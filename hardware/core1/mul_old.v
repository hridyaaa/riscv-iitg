==> flow/design.v <==
module mul_old#(
	parameter PWIDTH  = 32'd22,
	parameter PWIDTH1 = 32'd44
)(
	input clk,
	input reset,
	input pause,
	input mul_en,
	input mac_low,
	input mac_high,
	input [32:0] din1,
	input [32:0] din2,
	output [31:0] dlout,
	output [31:0] dhout,
	output vldout,
	output vhdout
);
	wire wire_en = (mac_low | mac_high) ;
	wire acc_en = wire_en & !mul_en ;
	reg [65:0] reg_data;
	wire [PWIDTH-1:0] old_data = {PWIDTH{1'b0}} ;
	wire [33:00] pp01 = { 1'b1, ~(din1[32] & din2[00]), ( din1[31:0] & {32{din2[00]}} ) };
	wire [33:01] pp02 = { ~(din1[32] & din2[01]), (din1[31:0] & {32{din2[01]}}) };
	wire [34:02] pp03 = { ~(din1[32] & din2[02]), (din1[31:0] & {32{din2[02]}}) };
	wire [35:03] pp04 = { ~(din1[32] & din2[03]), (din1[31:0] & {32{din2[03]}}) };
	wire [36:04] pp05 = { ~(din1[32] & din2[04]), (din1[31:0] & {32{din2[04]}}) };
	wire [37:05] pp06 = { ~(din1[32] & din2[05]), (din1[31:0] & {32{din2[05]}}) };
	wire [38:06] pp07 = { ~(din1[32] & din2[06]), (din1[31:0] & {32{din2[06]}}) };
	wire [39:07] pp08 = { ~(din1[32] & din2[07]), (din1[31:0] & {32{din2[07]}}) };
	wire [40:08] pp09 = { ~(din1[32] & din2[08]), (din1[31:0] & {32{din2[08]}}) };
	wire [41:09] pp10 = { ~(din1[32] & din2[09]), (din1[31:0] & {32{din2[09]}}) };
	wire [42:10] pp11 = { ~(din1[32] & din2[10]), (din1[31:0] & {32{din2[10]}}) };
	wire [43:11] pp12 = { ~(din1[32] & din2[11]), (din1[31:0] & {32{din2[11]}}) };
	wire [44:12] pp13 = { ~(din1[32] & din2[12]), (din1[31:0] & {32{din2[12]}}) };
	wire [45:13] pp14 = { ~(din1[32] & din2[13]), (din1[31:0] & {32{din2[13]}}) };
	wire [46:14] pp15 = { ~(din1[32] & din2[14]), (din1[31:0] & {32{din2[14]}}) };
	wire [47:15] pp16 = { ~(din1[32] & din2[15]), (din1[31:0] & {32{din2[15]}}) };
	wire [48:16] pp17 = { ~(din1[32] & din2[16]), (din1[31:0] & {32{din2[16]}}) };
	wire [49:17] pp18 = { ~(din1[32] & din2[17]), (din1[31:0] & {32{din2[17]}}) };
	wire [50:18] pp19 = { ~(din1[32] & din2[18]), (din1[31:0] & {32{din2[18]}}) };
	wire [51:19] pp20 = { ~(din1[32] & din2[19]), (din1[31:0] & {32{din2[19]}}) };
	wire [52:20] pp21 = { ~(din1[32] & din2[20]), (din1[31:0] & {32{din2[20]}}) };
	wire [53:21] pp22 = { ~(din1[32] & din2[21]), (din1[31:0] & {32{din2[21]}}) };
	wire [54:22] pp23 = { ~(din1[32] & din2[22]), (din1[31:0] & {32{din2[22]}}) };
	wire [55:23] pp24 = { ~(din1[32] & din2[23]), (din1[31:0] & {32{din2[23]}}) };
	wire [56:24] pp25 = { ~(din1[32] & din2[24]), (din1[31:0] & {32{din2[24]}}) };
	wire [57:25] pp26 = { ~(din1[32] & din2[25]), (din1[31:0] & {32{din2[25]}}) };
	wire [58:26] pp27 = { ~(din1[32] & din2[26]), (din1[31:0] & {32{din2[26]}}) };
	wire [59:27] pp28 = { ~(din1[32] & din2[27]), (din1[31:0] & {32{din2[27]}}) };
	wire [60:28] pp29 = { ~(din1[32] & din2[28]), (din1[31:0] & {32{din2[28]}}) };
	wire [61:29] pp30 = { ~(din1[32] & din2[29]), (din1[31:0] & {32{din2[29]}}) };
	wire [62:30] pp31 = { ~(din1[32] & din2[30]), (din1[31:0] & {32{din2[30]}}) };
	wire [63:31] pp32 = { ~(din1[32] & din2[31]), (din1[31:0] & {32{din2[31]}}) };
	wire [65:32] pp33 = { 1'b1, (din1[32] & din2[32]), ~(din1[31:0] & {32{din2[32]}}) };
	wire [65:0] p01 = { 32'd0, pp01        };    wire [65:0] p11 = { 23'd0, pp11, 10'd0 };    wire [65:0] p21 = { 13'd0, pp21, 20'd0 };    
	wire [65:0] p02 = { 32'd0, pp02, 01'd0 };    wire [65:0] p12 = { 22'd0, pp12, 11'd0 };    wire [65:0] p22 = { 12'd0, pp22, 21'd0 };    
	wire [65:0] p03 = { 31'd0, pp03, 02'd0 };    wire [65:0] p13 = { 21'd0, pp13, 12'd0 };    wire [65:0] p23 = { 11'd0, pp23, 22'd0 };    
	wire [65:0] p04 = { 30'd0, pp04, 03'd0 };    wire [65:0] p14 = { 20'd0, pp14, 13'd0 };    wire [65:0] p24 = { 10'd0, pp24, 23'd0 };    
	wire [65:0] p05 = { 29'd0, pp05, 04'd0 };    wire [65:0] p15 = { 19'd0, pp15, 14'd0 };    wire [65:0] p25 = { 09'd0, pp25, 24'd0 };    
	wire [65:0] p06 = { 28'd0, pp06, 05'd0 };    wire [65:0] p16 = { 18'd0, pp16, 15'd0 };    wire [65:0] p26 = { 08'd0, pp26, 25'd0 };    
	wire [65:0] p07 = { 27'd0, pp07, 06'd0 };    wire [65:0] p17 = { 17'd0, pp17, 16'd0 };    wire [65:0] p27 = { 07'd0, pp27, 26'd0 };    
	wire [65:0] p08 = { 26'd0, pp08, 07'd0 };    wire [65:0] p18 = { 16'd0, pp18, 17'd0 };    wire [65:0] p28 = { 06'd0, pp28, 27'd0 };    
	wire [65:0] p09 = { 25'd0, pp09, 08'd0 };    wire [65:0] p19 = { 15'd0, pp19, 18'd0 };    wire [65:0] p29 = { 05'd0, pp29, 28'd0 };    
	wire [65:0] p10 = { 24'd0, pp10, 09'd0 };    wire [65:0] p20 = { 14'd0, pp20, 19'd0 };    wire [65:0] p30 = { 04'd0, pp30, 29'd0 };    
	wire [65:0] p31 = { 03'd0, pp31, 30'd0 };
	wire [65:0] p32 = { 02'd0, pp32, 31'd0 };
	wire [65:0] p33 = {        pp33, 32'd0 };
	wire [PWIDTH+5:0] wire_sum11 = p01[PWIDTH-1:0] + p02[PWIDTH-1:0] + p03[PWIDTH-1:0] + p04[PWIDTH-1:0] + p05[PWIDTH-1:0] + p06[PWIDTH-1:0] + p07[PWIDTH-1:0] + p08[PWIDTH-1:0] 
	+                              p09[PWIDTH-1:0] + p10[PWIDTH-1:0] + p11[PWIDTH-1:0] + p12[PWIDTH-1:0] + p13[PWIDTH-1:0] + p14[PWIDTH-1:0] + p15[PWIDTH-1:0] + p16[PWIDTH-1:0] 
	+                              p17[PWIDTH-1:0] + p18[PWIDTH-1:0] + p19[PWIDTH-1:0] + p20[PWIDTH-1:0] + p21[PWIDTH-1:0] + p22[PWIDTH-1:0] + p23[PWIDTH-1:0] + p24[PWIDTH-1:0] 
	+                              p25[PWIDTH-1:0] + p26[PWIDTH-1:0] + p27[PWIDTH-1:0] + p28[PWIDTH-1:0] + p29[PWIDTH-1:0] + p30[PWIDTH-1:0] + p31[PWIDTH-1:0] + p32[PWIDTH-1:0] 
	+                              p33[PWIDTH-1:0] ;
	wire [PWIDTH1+5:PWIDTH] wire_sum12 = p01[PWIDTH1-1:PWIDTH] + p02[PWIDTH1-1:PWIDTH] + p03[PWIDTH1-1:PWIDTH] + p04[PWIDTH1-1:PWIDTH] + p05[PWIDTH1-1:PWIDTH] + p06[PWIDTH1-1:PWIDTH] + p07[PWIDTH1-1:PWIDTH] + p08[PWIDTH1-1:PWIDTH] 
	+                                    p09[PWIDTH1-1:PWIDTH] + p10[PWIDTH1-1:PWIDTH] + p11[PWIDTH1-1:PWIDTH] + p12[PWIDTH1-1:PWIDTH] + p13[PWIDTH1-1:PWIDTH] + p14[PWIDTH1-1:PWIDTH] + p15[PWIDTH1-1:PWIDTH] + p16[PWIDTH1-1:PWIDTH] 
	+                                    p17[PWIDTH1-1:PWIDTH] + p18[PWIDTH1-1:PWIDTH] + p19[PWIDTH1-1:PWIDTH] + p20[PWIDTH1-1:PWIDTH] + p21[PWIDTH1-1:PWIDTH] + p22[PWIDTH1-1:PWIDTH] + p23[PWIDTH1-1:PWIDTH] + p24[PWIDTH1-1:PWIDTH] 
	+                                    p25[PWIDTH1-1:PWIDTH] + p26[PWIDTH1-1:PWIDTH] + p27[PWIDTH1-1:PWIDTH] + p28[PWIDTH1-1:PWIDTH] + p29[PWIDTH1-1:PWIDTH] + p30[PWIDTH1-1:PWIDTH] + p31[PWIDTH1-1:PWIDTH] + p32[PWIDTH1-1:PWIDTH] 
	+                                    p33[PWIDTH1-1:PWIDTH] ;
	wire [65:PWIDTH1] wire_sum13 = p01[65:PWIDTH1] + p02[65:PWIDTH1] + p03[65:PWIDTH1] + p04[65:PWIDTH1] + p05[65:PWIDTH1] + p06[65:PWIDTH1] + p07[65:PWIDTH1] + p08[65:PWIDTH1] 
	+                              p09[65:PWIDTH1] + p10[65:PWIDTH1] + p11[65:PWIDTH1] + p12[65:PWIDTH1] + p13[65:PWIDTH1] + p14[65:PWIDTH1] + p15[65:PWIDTH1] + p16[65:PWIDTH1] 
	+                              p17[65:PWIDTH1] + p18[65:PWIDTH1] + p19[65:PWIDTH1] + p20[65:PWIDTH1] + p21[65:PWIDTH1] + p22[65:PWIDTH1] + p23[65:PWIDTH1] + p24[65:PWIDTH1] 
	+                              p25[65:PWIDTH1] + p26[65:PWIDTH1] + p27[65:PWIDTH1] + p28[65:PWIDTH1] + p29[65:PWIDTH1] + p30[65:PWIDTH1] + p31[65:PWIDTH1] + p32[65:PWIDTH1] 
	+                              p33[65:PWIDTH1] ;
	reg [PWIDTH +5:PWIDTH ] reg_sum11; always@(posedge clk) if (reset) reg_sum11 <= 0; else if (!pause) reg_sum11 <= wire_sum11[PWIDTH+5:PWIDTH] ;
	reg [PWIDTH1+5:PWIDTH ] reg_sum12; always@(posedge clk) if (reset) reg_sum12 <= 0; else if (!pause) reg_sum12 <= wire_sum12 ;
	reg [       65:PWIDTH1] reg_sum13; always@(posedge clk) if (reset) reg_sum13 <= 0; else if (!pause) reg_sum13 <= wire_sum13 ;
	reg reg_mul_en1  ; always@(posedge clk) if (reset) reg_mul_en1   <= 0; else if (!pause) reg_mul_en1   <= mul_en ;
	reg reg_mac_low1 ; always@(posedge clk) if (reset) reg_mac_low1  <= 0; else if (!pause) reg_mac_low1  <= mac_low ;
	reg reg_mac_high1; always@(posedge clk) if (reset) reg_mac_high1 <= 0; else if (!pause) reg_mac_high1 <= mac_high ;
	wire [PWIDTH1+1:PWIDTH ] wire_sum21 = reg_sum11[PWIDTH +5:PWIDTH ] + reg_sum12[PWIDTH1-1:PWIDTH ] ;
	wire [       65:PWIDTH1] wire_sum22 = reg_sum12[PWIDTH1+5:PWIDTH1] + reg_sum13[       65:PWIDTH1] ;
	reg [PWIDTH1+1:PWIDTH1] reg_sum21; always@(posedge clk) if (reset) reg_sum21 <= 0; else if (!pause) reg_sum21 <= wire_sum21[PWIDTH1+1:PWIDTH1] ;
	reg [       65:PWIDTH1] reg_sum22; always@(posedge clk) if (reset) reg_sum22 <= 0; else if (!pause) reg_sum22 <= wire_sum22[65:PWIDTH1] ;
	reg reg_mul_en2  ; always@(posedge clk) if (reset) reg_mul_en2   <= 0; else if (!pause) reg_mul_en2   <= reg_mul_en1 ;
	reg reg_mac_low2 ; always@(posedge clk) if (reset) reg_mac_low2  <= 0; else if (!pause) reg_mac_low2  <= reg_mac_low1 ;
	reg reg_mac_high2; always@(posedge clk) if (reset) reg_mac_high2 <= 0; else if (!pause) reg_mac_high2 <= reg_mac_high1 ;
	wire [65:PWIDTH1] wire_sum31 = reg_sum21 + reg_sum22 ;
	wire wire_en1 = reg_mac_low1 | reg_mac_high1 ;
	wire wire_en2 = reg_mac_low2 | reg_mac_high2 ;
	always@(posedge clk) begin
		if (reset) reg_data[PWIDTH -1:0      ] <= 0; else if (!pause & wire_en  ) reg_data[PWIDTH -1:0      ] <= wire_sum11[PWIDTH -1:0      ] ;
		if (reset) reg_data[PWIDTH1-1:PWIDTH ] <= 0; else if (!pause & wire_en1 ) reg_data[PWIDTH1-1:PWIDTH ] <= wire_sum21[PWIDTH1-1:PWIDTH ] ;
		if (reset) reg_data[       65:PWIDTH1] <= 0; else if (!pause & wire_en2 ) reg_data[       65:PWIDTH1] <= wire_sum31[       65:PWIDTH1] ;
	end
	assign dlout = { wire_sum21[31:PWIDTH],  reg_data[PWIDTH -1:0 ] };
	assign dhout = { wire_sum31[65:PWIDTH1], reg_data[PWIDTH1-1:32] };
	assign vldout = !pause & reg_mac_low1 ; 
	assign vhdout = !pause & reg_mac_high2 ;
endmodule
# Step by step through the tools: mul_old
# What the tools print for mul_old, step after step.
# Lines are those of the file above, counted from 1.
# Cell names lack the library's common part.
# The mark -- stands for no value.
# setup
design	mul_old
clk_port	clk
lib	sky130hd
corner	tt_025C_1v80

# Word-level counts
# Source: Yosys, flattened and elaborated, memories not mapped. Widths are those after wreduce; folded enables and synchronous resets count as part of the registers. Registers that Yosys merges into a memory's read port (data or address) are not register bits. Print and check cells do not count. Equal cells are merged and count once.
# op_classes
reduce_and_logical	1
addsub	76
n_logic	104
# ops
operator	n
32-bit bitwise AND	33
28-bit by 22-bit adder with 28-bit output	31
27-bit by 22-bit adder with 28-bit output	2
26-bit by 22-bit adder with 27-bit output	2
25-bit by 22-bit adder with 26-bit output	2
24-bit by 22-bit adder with 25-bit output	2
23-bit by 22-bit adder with 24-bit output	2
22-bit by 22-bit adder with 23-bit output	2
19-bit by 19-bit adder with 20-bit output	2
20-bit adder	2
18-bit by 18-bit adder with 19-bit output	2
1-bit bitwise AND	36
17-bit by 17-bit adder with 18-bit output	2
16-bit by 16-bit adder with 17-bit output	2
1-bit NOT	32
15-bit by 15-bit adder with 16-bit output	2
32-bit NOT	1
14-bit by 14-bit adder with 15-bit output	2
13-bit by 13-bit adder with 14-bit output	2
12-bit by 12-bit adder with 13-bit output	2
6-bit by 22-bit adder with 23-bit output	1
21-bit by 21-bit adder with 22-bit output	1
20-bit by 20-bit adder with 21-bit output	1
2-bit by 20-bit adder with 20-bit output	1
6-bit by 20-bit adder with 20-bit output	1
11-bit by 11-bit adder with 12-bit output	1
10-bit by 10-bit adder with 11-bit output	1
9-bit by 9-bit adder with 10-bit output	1
# Other operator kinds: 9; their cells: 10.
# bits
word_cells	191
regBits	123
out_inout_bits	66

# Longest topological paths
# Depth = most cells in a row (Yosys ltp): at word level without a register or memory, in the mapped netlist without a sequential cell, where the memories' decode and read muxes count.
# logic_depth
ltp_word	34
ABC_AREA	0
mapped_depth	24
depth_no_buf	23

# Synthesis result
# Yosys stat after the flow's synthesis: flattened, memories mapped to cells. It holds for the ABC_AREA given above (unset counts as 0); a run with the other value may have another netlist.
# Totals and module areas in this step are rounded.
# by_type
cell	n	area_total_um2
fa_1	959	1.92E+04
inv_1	912	3.42E+03
nand2_1	884	3.32E+03
ha_1	224	2.8E+03
dfxtp_1	111	2.22E+03
and2_1	328	2.05E+03
clkbuf_1	232	870.835
xnor2_1	52	455.437
a21oi_1	84	420.403
nor2_1	91	341.578
o21ai_0	50	250.24
a211oi_1	31	232.723
xor2_1	21	183.926
o211ai_1	21	157.651
nand3_1	30	150.144
mux2i_1	13	130.125
nor3_1	26	130.125
o21a_1	14	105.101
# Not listed: further types 53, cells in them 217.
# synth_totals
cells	4300
sequential_area_um2	2200
ff_cells	111
n_buf	249
area_um2	38000

# Worst setup path after synthesis
# OpenSTA on the mapped netlist: ideal clock, no wires. The path of least setup slack (recovery checks aside). Input and output delay are each 20% of the period. Register names are those of the netlist, which keeps one name where synthesis merged equal registers.
# synth_timing
kind	in2reg
from	input din1[2]
to	register reg_sum12[46]
tclk_ns	12.1
path_buffers	1
driving_pins	21
slack_ns	3.277
path_delay_ns	6.403
t_arrival_ns	8.749
period_less_setup_slack_ns	8.823
# "path_delay_ns" is the arrival time less input delay plus setup time.
# "driving_pins": output pins that drive a net of the path, with the launching flip-flop's if there is one; two outputs of one cell count as two.
# "period_less_setup_slack_ns" is the clock period less the worst setup slack; recovery checks do not enter. This is arithmetic on one report: input and output delays are still those of the set period (20% each).
# Between the ends stands the longest chain of elaborated cells between them, by number of cells; it is not shown to be the way that was timed. Of several equally long chains one is given.
# Each line given opens the expression or statement behind the cell; cells for indexed reads and writes are added by Yosys, which also makes memories of some case tables.
# synth_between
path_cell_list	clkbuf_1 nand2_1 fa_1 fa_1 inv_1 fa_1 fa_1 fa_1 fa_1 inv_1 fa_1 inv_1 ha_1 ha_1 fa_1 a2111oi_0 o31a_1 o2111a_1 o311ai_0 a21o_1 a31oi_1
elab_chain_len	14
cone_cells	27
cone_lines	14
cone_classes	13 x add/sub; 14 x logic
# synth_rtl
item	line_no	rtl
start, declared	11	input [32:0] din1,
32-bit bitwise AND	42	wire [52:20] pp21 = { ~(din1[32] & din2[20]), (din1[31:0] & {32{din2[20]}}) };
28-bit by 22-bit adder with 28-bit output x13	73	wire [PWIDTH1+5:PWIDTH] wire_sum12 = p01[PWIDTH1-1:PWIDTH] + p02[PWIDTH1-1:PWIDTH] + p03[PWIDTH1-1:PWIDTH] + p ...
end, assigned	84	reg [PWIDTH1+5:PWIDTH ] reg_sum12; always@(posedge clk) if (reset) reg_sum12 <= 0; else if (!pause) reg_sum12 ...
end, declared	84

# Worst path after layout
# Path of least setup slack in the final report of run 2 (OpenROAD, finished layout, wires in). Where an end is a register, its clock arrival counts in the times.
# layout_timing
kind	in2reg
from	input din2[23]
to	register reg_sum12[48]
path_buffers	3
slack_ns	-0.49
t_arrival_ns	7.91
driving_pins	24
tclk_ns	7.11
# Between the ends stands the longest chain of elaborated cells between them, by number of cells; it is not shown to be the way that was timed. Of several equally long chains one is given.
# layout_between
path_cell_list	buf_12 buf_12 and2_4 fa_1 inv_2 fa_1 inv_1 fa_1 fa_2 fa_1 fa_1 inv_2 fa_2 inv_2 ha_4 ha_4 fa_2 a2111oi_4 o31a_1 o2111a_2 nor3_2 buf_4 o211a_1 o211ai_1
elab_chain_len	11
cone_cells	11
cone_lines	2
cone_classes	10 x add/sub; 1 x logic
# layout_rtl
item	line_no	rtl
start, declared	12	input [32:0] din2,
32-bit bitwise AND	45	wire [55:23] pp24 = { ~(din1[32] & din2[23]), (din1[31:0] & {32{din2[23]}}) };
28-bit by 22-bit adder with 28-bit output x10	73	wire [PWIDTH1+5:PWIDTH] wire_sum12 = p01[PWIDTH1-1:PWIDTH] + p02[PWIDTH1-1:PWIDTH] + p03[PWIDTH1-1:PWIDTH] + p ...
end, assigned	84	reg [PWIDTH1+5:PWIDTH ] reg_sum12; always@(posedge clk) if (reset) reg_sum12 <= 0; else if (!pause) reg_sum12 ...
end, declared	84

Module mul_old, platform sky130hd: 2 stored runs of the flow (Yosys, OpenROAD) with differing settings, in no particular order. Input and output delays are each 20% of the period that was set; the output load is 0.01 pF.
Measured values are rounded.

Run 1, flow files:
==> flow/run.sh <==
#!/bin/bash
# the make line also repeats the synthesis and layout settings of config.mk as NAME=value (left out here)
make -C /OpenROAD-flow-scripts/flow DESIGN_CONFIG=/design/flow/config.mk WORK_HOME=/design/flow/orfs CLKGATE_MAP_FILE= finish
==> flow/config.mk <==
export PLATFORM = sky130hd
export DESIGN_NAME = mul_old
export DESIGN_NICKNAME = mul_old
export VERILOG_FILES = /design/flow/design.v
export SDC_FILE = /design/flow/constraint.sdc
export NUM_CORES = 4
export LEC_CHECK = 0
export ABC_AREA = 0
export CAP_MARGIN = 20
export CELL_PAD_IN_SITES_DETAIL_PLACEMENT = 1
export CELL_PAD_IN_SITES_GLOBAL_PLACEMENT = 2
export CORE_ASPECT_RATIO = 1.21
export CORE_MARGIN = 2
export CORE_UTILIZATION = 69
export CTS_CLUSTER_DIAMETER = 100
export MAX_ROUTING_LAYER = met4
export PLACE_DENSITY_LB_ADDON = 0.11
export SLEW_MARGIN = 20
export TNS_END_PERCENT = 90
==> flow/constraint.sdc <==
create_clock -name core_clock -period 13.4 [get_ports {clk}]
set_input_delay 2.6800 -clock core_clock [delete_from_list [all_inputs] [get_ports {clk}]]
set_output_delay 2.6800 -clock core_clock [all_outputs]
set_load 0.01 [all_outputs]

Run 1: unfinished; error FLW-0024 in placement

Run 2, flow files:
==> flow/run.sh <==
#!/bin/bash
# the make line also repeats the synthesis and layout settings of config.mk as NAME=value (left out here)
make -C /OpenROAD-flow-scripts/flow DESIGN_CONFIG=/design/flow/config.mk WORK_HOME=/design/flow/orfs CLKGATE_MAP_FILE= finish
==> flow/config.mk <==
export PLATFORM = sky130hd
export DESIGN_NAME = mul_old
export DESIGN_NICKNAME = mul_old
export VERILOG_FILES = /design/flow/design.v
export SDC_FILE = /design/flow/constraint.sdc
export NUM_CORES = 4
export LEC_CHECK = 0
export CAP_MARGIN = 20
export CORE_MARGIN = 2
export CORE_UTILIZATION = 40
export MAX_ROUTING_LAYER = met4
export PLACE_DENSITY_LB_ADDON = 0.3
export SETUP_SLACK_MARGIN = 1.42
export SLEW_MARGIN = 15
==> flow/constraint.sdc <==
create_clock -name core_clock -period 7.11 [get_ports {clk}]
set_input_delay 1.4220 -clock core_clock [delete_from_list [all_inputs] [get_ports {clk}]]
set_output_delay 1.4220 -clock core_clock [all_outputs]
set_load 0.01 [all_outputs]

==> results of run 2, as CSV <==
result,value
fin_ws_ns,-0.49
post_route_util_frac,0.54
final_cell_area_um2,51000
synth_chip_area_um2,38000
hold_worst_slack_ns,0.45
design.die.area_um2,98000
setup_tns_ns,-7.0
