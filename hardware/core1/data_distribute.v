==> flow/design.v <==
module data_distribute(
	input clk,
	input reset,
	input pause,
	input [31:0] de_rs1     ,
	input [31:0] de_rs2     ,
	input [ 2:0] de_r_wait  ,
	input [ 5:0] de_r_tag   ,
	input [14:0] de_r_add   ,
	input        wrd_en1    ,
	input [6:0]  wrd_add1   ,
	input [31:0] wrd_data1  ,
	input        wrd_en2    ,
	input [6:0]  wrd_add2   ,
	input [31:0] wrd_data2  ,
	input        ex_rd_en   ,
	input [6:0]  ex_rd_add  ,
	input [31:0] ex_rd_data ,
	input        mem_rd_en   ,
	input [6:0]  mem_rd_add  ,
	input [31:0] mem_rd_data ,
	input        buff_ex_rd_en   ,
	input [6:0]  buff_ex_rd_add  ,
	input [31:0] buff_ex_rd_data ,
	output [31:0] dd_rs1    ,
	output [31:0] dd_rs2    ,
	output [ 1:0] dd_rd_tag ,
	output [ 4:0] dd_rd_add ,
	output        dd_pause
);
	reg [ 5:0] reg_de_r_tag ; always@(posedge clk) if (reset) reg_de_r_tag <= 0; else if (!pause) reg_de_r_tag <= de_r_tag ;
	reg [14:0] reg_de_r_add ; always@(posedge clk) if (reset) reg_de_r_add <= 0; else if (!pause) reg_de_r_add <= de_r_add ;
	wire rs1_vwdata, rs2_vwdata, rd_vwdata ;
	reg reg_de_rd_wait  ; always@(posedge clk) if (reset) reg_de_rd_wait  <= 0; else if (!pause) reg_de_rd_wait  <= de_r_wait[2] ; else if ( rd_vwdata  ) reg_de_rd_wait  <= 1'b0 ;
	reg reg_de_rs2_wait ; always@(posedge clk) if (reset) reg_de_rs2_wait <= 0; else if (!pause) reg_de_rs2_wait <= de_r_wait[1] ; else if ( rs2_vwdata ) reg_de_rs2_wait <= 1'b0 ;
	reg reg_de_rs1_wait ; always@(posedge clk) if (reset) reg_de_rs1_wait <= 0; else if (!pause) reg_de_rs1_wait <= de_r_wait[0] ; else if ( rs1_vwdata ) reg_de_rs1_wait <= 1'b0 ;
	reg [31:0] reg_de_rs1 ; always@(posedge clk) if (reset) reg_de_rs1 <= 0; else if (!pause) reg_de_rs1 <= de_rs1 ; else if ( reg_de_rs1_wait ) reg_de_rs1 <= dd_rs1 ;
	reg [31:0] reg_de_rs2 ; always@(posedge clk) if (reset) reg_de_rs2 <= 0; else if (!pause) reg_de_rs2 <= de_rs2 ; else if ( reg_de_rs2_wait ) reg_de_rs2 <= dd_rs2 ;
	wire [1:0] reg_de_rs1_tag, reg_de_rs2_tag, reg_de_rd_tag ;
	assign { reg_de_rd_tag, reg_de_rs2_tag, reg_de_rs1_tag } = reg_de_r_tag ;
	wire [6:0] rd_add  = { reg_de_rd_tag  - 1, reg_de_r_add[14:10] } ;
	wire [6:0] rs2_add = { reg_de_rs2_tag - 1, reg_de_r_add[09:05] } ;
	wire [6:0] rs1_add = { reg_de_rs1_tag - 1, reg_de_r_add[04:00] } ;
	assign rd_vwdata  = ( reg_de_rd_wait & wrd_en1  & rd_add==wrd_add1  ) ? 1'b1
	:                   ( reg_de_rd_wait & wrd_en2  & rd_add==wrd_add2  ) ? 1'b1
	:                   ( reg_de_rd_wait & ex_rd_en & rd_add==ex_rd_add ) ? 1'b1
	:                   ( reg_de_rd_wait & buff_ex_rd_en & rd_add==buff_ex_rd_add ) ? 1'b1
	:                   ( reg_de_rd_wait & mem_rd_en     & rd_add==mem_rd_add     ) ? 1'b1
	:                                                                       1'b0 ;
	wire rs1_vwdata1 = ( reg_de_rs1_wait & wrd_en1  & rs1_add==wrd_add1  ) ;
	wire rs1_vwdata2 = ( reg_de_rs1_wait & wrd_en2  & rs1_add==wrd_add2  ) ;
	wire rs1_vwdata3 = ( reg_de_rs1_wait & ex_rd_en & rs1_add==ex_rd_add ) ;
	wire rs1_vwdata4 = ( reg_de_rs1_wait & buff_ex_rd_en & rs1_add==buff_ex_rd_add ) ;
	wire rs1_vwdata5 = ( reg_de_rs1_wait & mem_rd_en     & rs1_add==mem_rd_add ) ;
	wire rs2_vwdata1 = ( reg_de_rs2_wait & wrd_en1  & rs2_add==wrd_add1  ) ;
	wire rs2_vwdata2 = ( reg_de_rs2_wait & wrd_en2  & rs2_add==wrd_add2  ) ;
	wire rs2_vwdata3 = ( reg_de_rs2_wait & ex_rd_en & rs2_add==ex_rd_add ) ;
	wire rs2_vwdata4 = ( reg_de_rs2_wait & buff_ex_rd_en & rs2_add==buff_ex_rd_add ) ;
	wire rs2_vwdata5 = ( reg_de_rs2_wait & mem_rd_en     & rs2_add==mem_rd_add ) ;
	assign rs1_vwdata = rs1_vwdata1 | rs1_vwdata2 | rs1_vwdata3 | rs1_vwdata4 | rs1_vwdata5 ;
	assign rs2_vwdata = rs2_vwdata1 | rs2_vwdata2 | rs2_vwdata3 | rs2_vwdata4 | rs2_vwdata5 ;
	assign dd_rd_tag = reg_de_rd_tag;
	assign dd_rd_add = reg_de_r_add[14:10];
	assign dd_rs1 = ( rs1_vwdata1 ) ? wrd_data1
	:               ( rs1_vwdata2 ) ? wrd_data2
	:               ( rs1_vwdata3 ) ? ex_rd_data
	:               ( rs1_vwdata4 ) ? buff_ex_rd_data
	:               ( rs1_vwdata5 ) ? mem_rd_data
	:                                 reg_de_rs1 ;
	assign dd_rs2 = ( rs2_vwdata1 ) ? wrd_data1
	:               ( rs2_vwdata2 ) ? wrd_data2
	:               ( rs2_vwdata3 ) ? ex_rd_data
	:               ( rs2_vwdata4 ) ? buff_ex_rd_data
	:               ( rs2_vwdata5 ) ? mem_rd_data
	:                                 reg_de_rs2 ;
	assign dd_pause = (reg_de_rs1_wait & (!(wrd_en1&(rs1_add==wrd_add1)) & !(wrd_en2&(rs1_add==wrd_add2)) & !(ex_rd_en&(rs1_add==ex_rd_add)) & !(buff_ex_rd_en&(rs1_add==buff_ex_rd_add)) & !(mem_rd_en&(rs1_add==mem_rd_add)))) ? 1'b1
	:                 (reg_de_rs2_wait & (!(wrd_en1&(rs2_add==wrd_add1)) & !(wrd_en2&(rs2_add==wrd_add2)) & !(ex_rd_en&(rs2_add==ex_rd_add)) & !(buff_ex_rd_en&(rs2_add==buff_ex_rd_add)) & !(mem_rd_en&(rs2_add==mem_rd_add)))) ? 1'b1
	:                 (reg_de_rd_wait  & (!(wrd_en1&(rd_add ==wrd_add1)) & !(wrd_en2&(rd_add ==wrd_add2)) & !(ex_rd_en&(rd_add ==ex_rd_add)) & !(buff_ex_rd_en&(rd_add ==buff_ex_rd_add)) & !(mem_rd_en&(rd_add ==mem_rd_add)))) ? 1'b1 
	:                                                                                                                                                      1'b0 ;
endmodule
# From RTL to reports: data_distribute
# The steps from the RTL of data_distribute to its reports follow in flow order.
# Lines are those of the file above, counted from 1.
# Operators carry their Yosys type and port widths (W data, S select, Z words).
# Library cell names are shortened.
inputs:
  top: "data_distribute"
  clock_port: "clk"
  lib: "sky130hd"
  lib_corner: "tt_025C_1v80"

# Word level
# Counts by Yosys on the flattened word-level netlist (proc, flatten, opt, wreduce; memories kept). Register bits leave out memories and registers merged into their read ports (data or address). Print and check cells are left out. Cells with the same type and inputs are merged into one.
word_totals:
  input_bits: 291
  reg_bits: 88
op_classes:
  mux: 28
  reduce_and_logical: 15
  add_sub_neg: 3
  logic: 68
  equal: 20
ops:
  columns: ["op", "count"]
  rows:
  - ["$mux W32", 14]
  - ["$eq A7 B7 Y1", 15]
  - ["$and A1 B1 Y1", 60]
  - ["$logic_not A1 Y1", 15]
  - ["$mux W1", 14]
  - ["$ne A2 B1 Y1 const B", 5]
  - ["$or A1 B1 Y1", 8]
  - ["$sub A2 B1 Y2 const B", 3]

# Logic depth
# Longest topological path by Yosys (ltp), each cell counted once; first at word level (registers and memories cut), then after technology mapping (sequential cells cut; the memories' decode and read muxes count).
depth:
  word_depth: 12
  ABC_AREA: 0
  ltp_mapped: 11
  ltp_nobuf: 7

# Synthesis result
# Yosys stat after the flow's synthesis: flattened, memories mapped to cells. It holds for the ABC_AREA given above (unset counts as 0); a run with the other value may have another netlist.
# Totals and module areas in this step are rounded.
by_type:
  columns: ["type", "count", "area_total_um2"]
  rows:
  - ["dfxtp_1", 88, 1761.69]
  - ["mux2i_1", 77, 770.739]
  - ["xnor2_1", 61, 534.262]
  - ["nor2_1", 104, 390.374]
  - ["o221a_2", 31, 349.085]
  - ["o21a_1", 44, 330.317]
  - ["xor2_1", 35, 306.544]
  - ["o211ai_1", 40, 300.288]
  - ["a21oi_1", 54, 270.259]
  - ["nand2_1", 65, 243.984]
  - ["a211oi_1", 32, 240.23]
  - ["clkbuf_1", 60, 225.216]
  - ["o31ai_1", 24, 180.173]
  - ["nand3_1", 31, 155.149]
  - ["a221oi_1", 17, 148.893]
  - ["o32ai_1", 17, 148.893]
  - ["o41ai_2", 9, 146.39]
  - ["buf_2", 28, 140.134]
# Other cell types: 45; their cells: 229.
synth_totals:
  cell_count: 1046
  sequential_area_um2: 1762
  area_um2: 8340
  ffs: 88

# Path before layout
# OpenSTA on the mapped netlist: ideal clock, no wires. The path of least setup slack (recovery checks aside). Input and output delay are each 20% of the period. Register names are those of the netlist, which keeps one name where synthesis merged equal registers.
synth_timing:
  path_type: "input to output"
  from: "input wrd_add2[1]"
  to: "output dd_rs2[12]"
  t_required_ns: 3.296
  launch_ns: 0.824
  path_buffers: 2
  arrival_time_ns: 2.597
  stages: 8
  tclk_ns: 4.12
  path_delay_ns: 1.773
  input_delay_ns: 0.824
  setup_slack_ns: 0.699
  period_less_setup_slack_ns: 3.421
# "path_delay_ns" = arrival - input delay + setup time.
# At an output port there is no setup time.
# "stages" counts driving pins, that of a launching flip-flop among them; a cell with two outputs on the path counts twice.
# "period_less_setup_slack_ns" is the clock period less the worst setup slack; recovery checks do not enter. This is arithmetic on one report: input and output delays are still those of the set period (20% each).
# The rows between start and end are the longest chain of elaborated cells between them; the timing report does not say that the signal goes this way. Where chains are equally long, one stands for them.
# A line is the first line of the expression or statement that the cell stems from. Yosys adds cells for indexed reads and writes and turns some case tables into memories.
synth_via:
  cell_sequence: "xnor2_1 -> nand4_1 -> or3_1 -> clkbuf_1 -> buf_2 -> o41ai_2 -> a21oi_1 -> or3_1"
  elab_chain_len: 4
  cone_cells: 4
synth_rtl:
  columns: ["item", "line", "text"]
  rows:
  - ["start, declared", 14, "input [6:0] wrd_add2 ,"]
  - ["$eq A7 B7 Y1", 56, "wire rs2_vwdata2 = ( reg_de_rs2_wait & wrd_en2 & rs2_add==wrd_add2 ) ;"]
  - ["$and A1 B1 Y1", 56, null]
  - ["$mux W32", 71, ": ( rs2_vwdata2 ) ? wrd_data2"]
  - ["$mux W32", 70, "assign dd_rs2 = ( rs2_vwdata1 ) ? wrd_data1"]
  - ["end, declared", 26, "output [31:0] dd_rs2 ,"]

# data_distribute: 2 stored runs of the Yosys and OpenROAD flow on sky130hd. The settings differ; the order carries no meaning. The constraints put input and output delay at 20% of the set period each and load the outputs with 0.01 pF.
runs:
  - name: "flow run A"
    settings:
      period_ns: 1.95
      CORE_UTILIZATION: 60
      SETUP_SLACK_MARGIN: -0.17
      PLACE_DENSITY_LB_ADDON: 0.22
      CORE_ASPECT_RATIO: 1.05
      CORE_MARGIN: 8
      CELL_PAD_IN_SITES_GLOBAL_PLACEMENT: 0
      CELL_PAD_IN_SITES_DETAIL_PLACEMENT: 1
      ABC_AREA: 0
      SLEW_MARGIN: 35
      CAP_MARGIN: 20
    outcome: "no results, placement failed with DPL-0038"
  - name: "flow run B"
    settings:
      period_ns: 3.37
      CORE_UTILIZATION: 66
      CELL_PAD_IN_SITES_GLOBAL_PLACEMENT: 3
      GPL_TIMING_DRIVEN: 0
      GPL_ROUTABILITY_DRIVEN: 1
      CTS_CLUSTER_SIZE: 60
      CTS_CLUSTER_DIAMETER: 224
      MIN_ROUTING_LAYER: "met1"
      MAX_ROUTING_LAYER: "met5"
      CAP_MARGIN: 20
      CORE_MARGIN: 2
      SLEW_MARGIN: 20
    outcome: "no results, placement failed with GPL-0301"
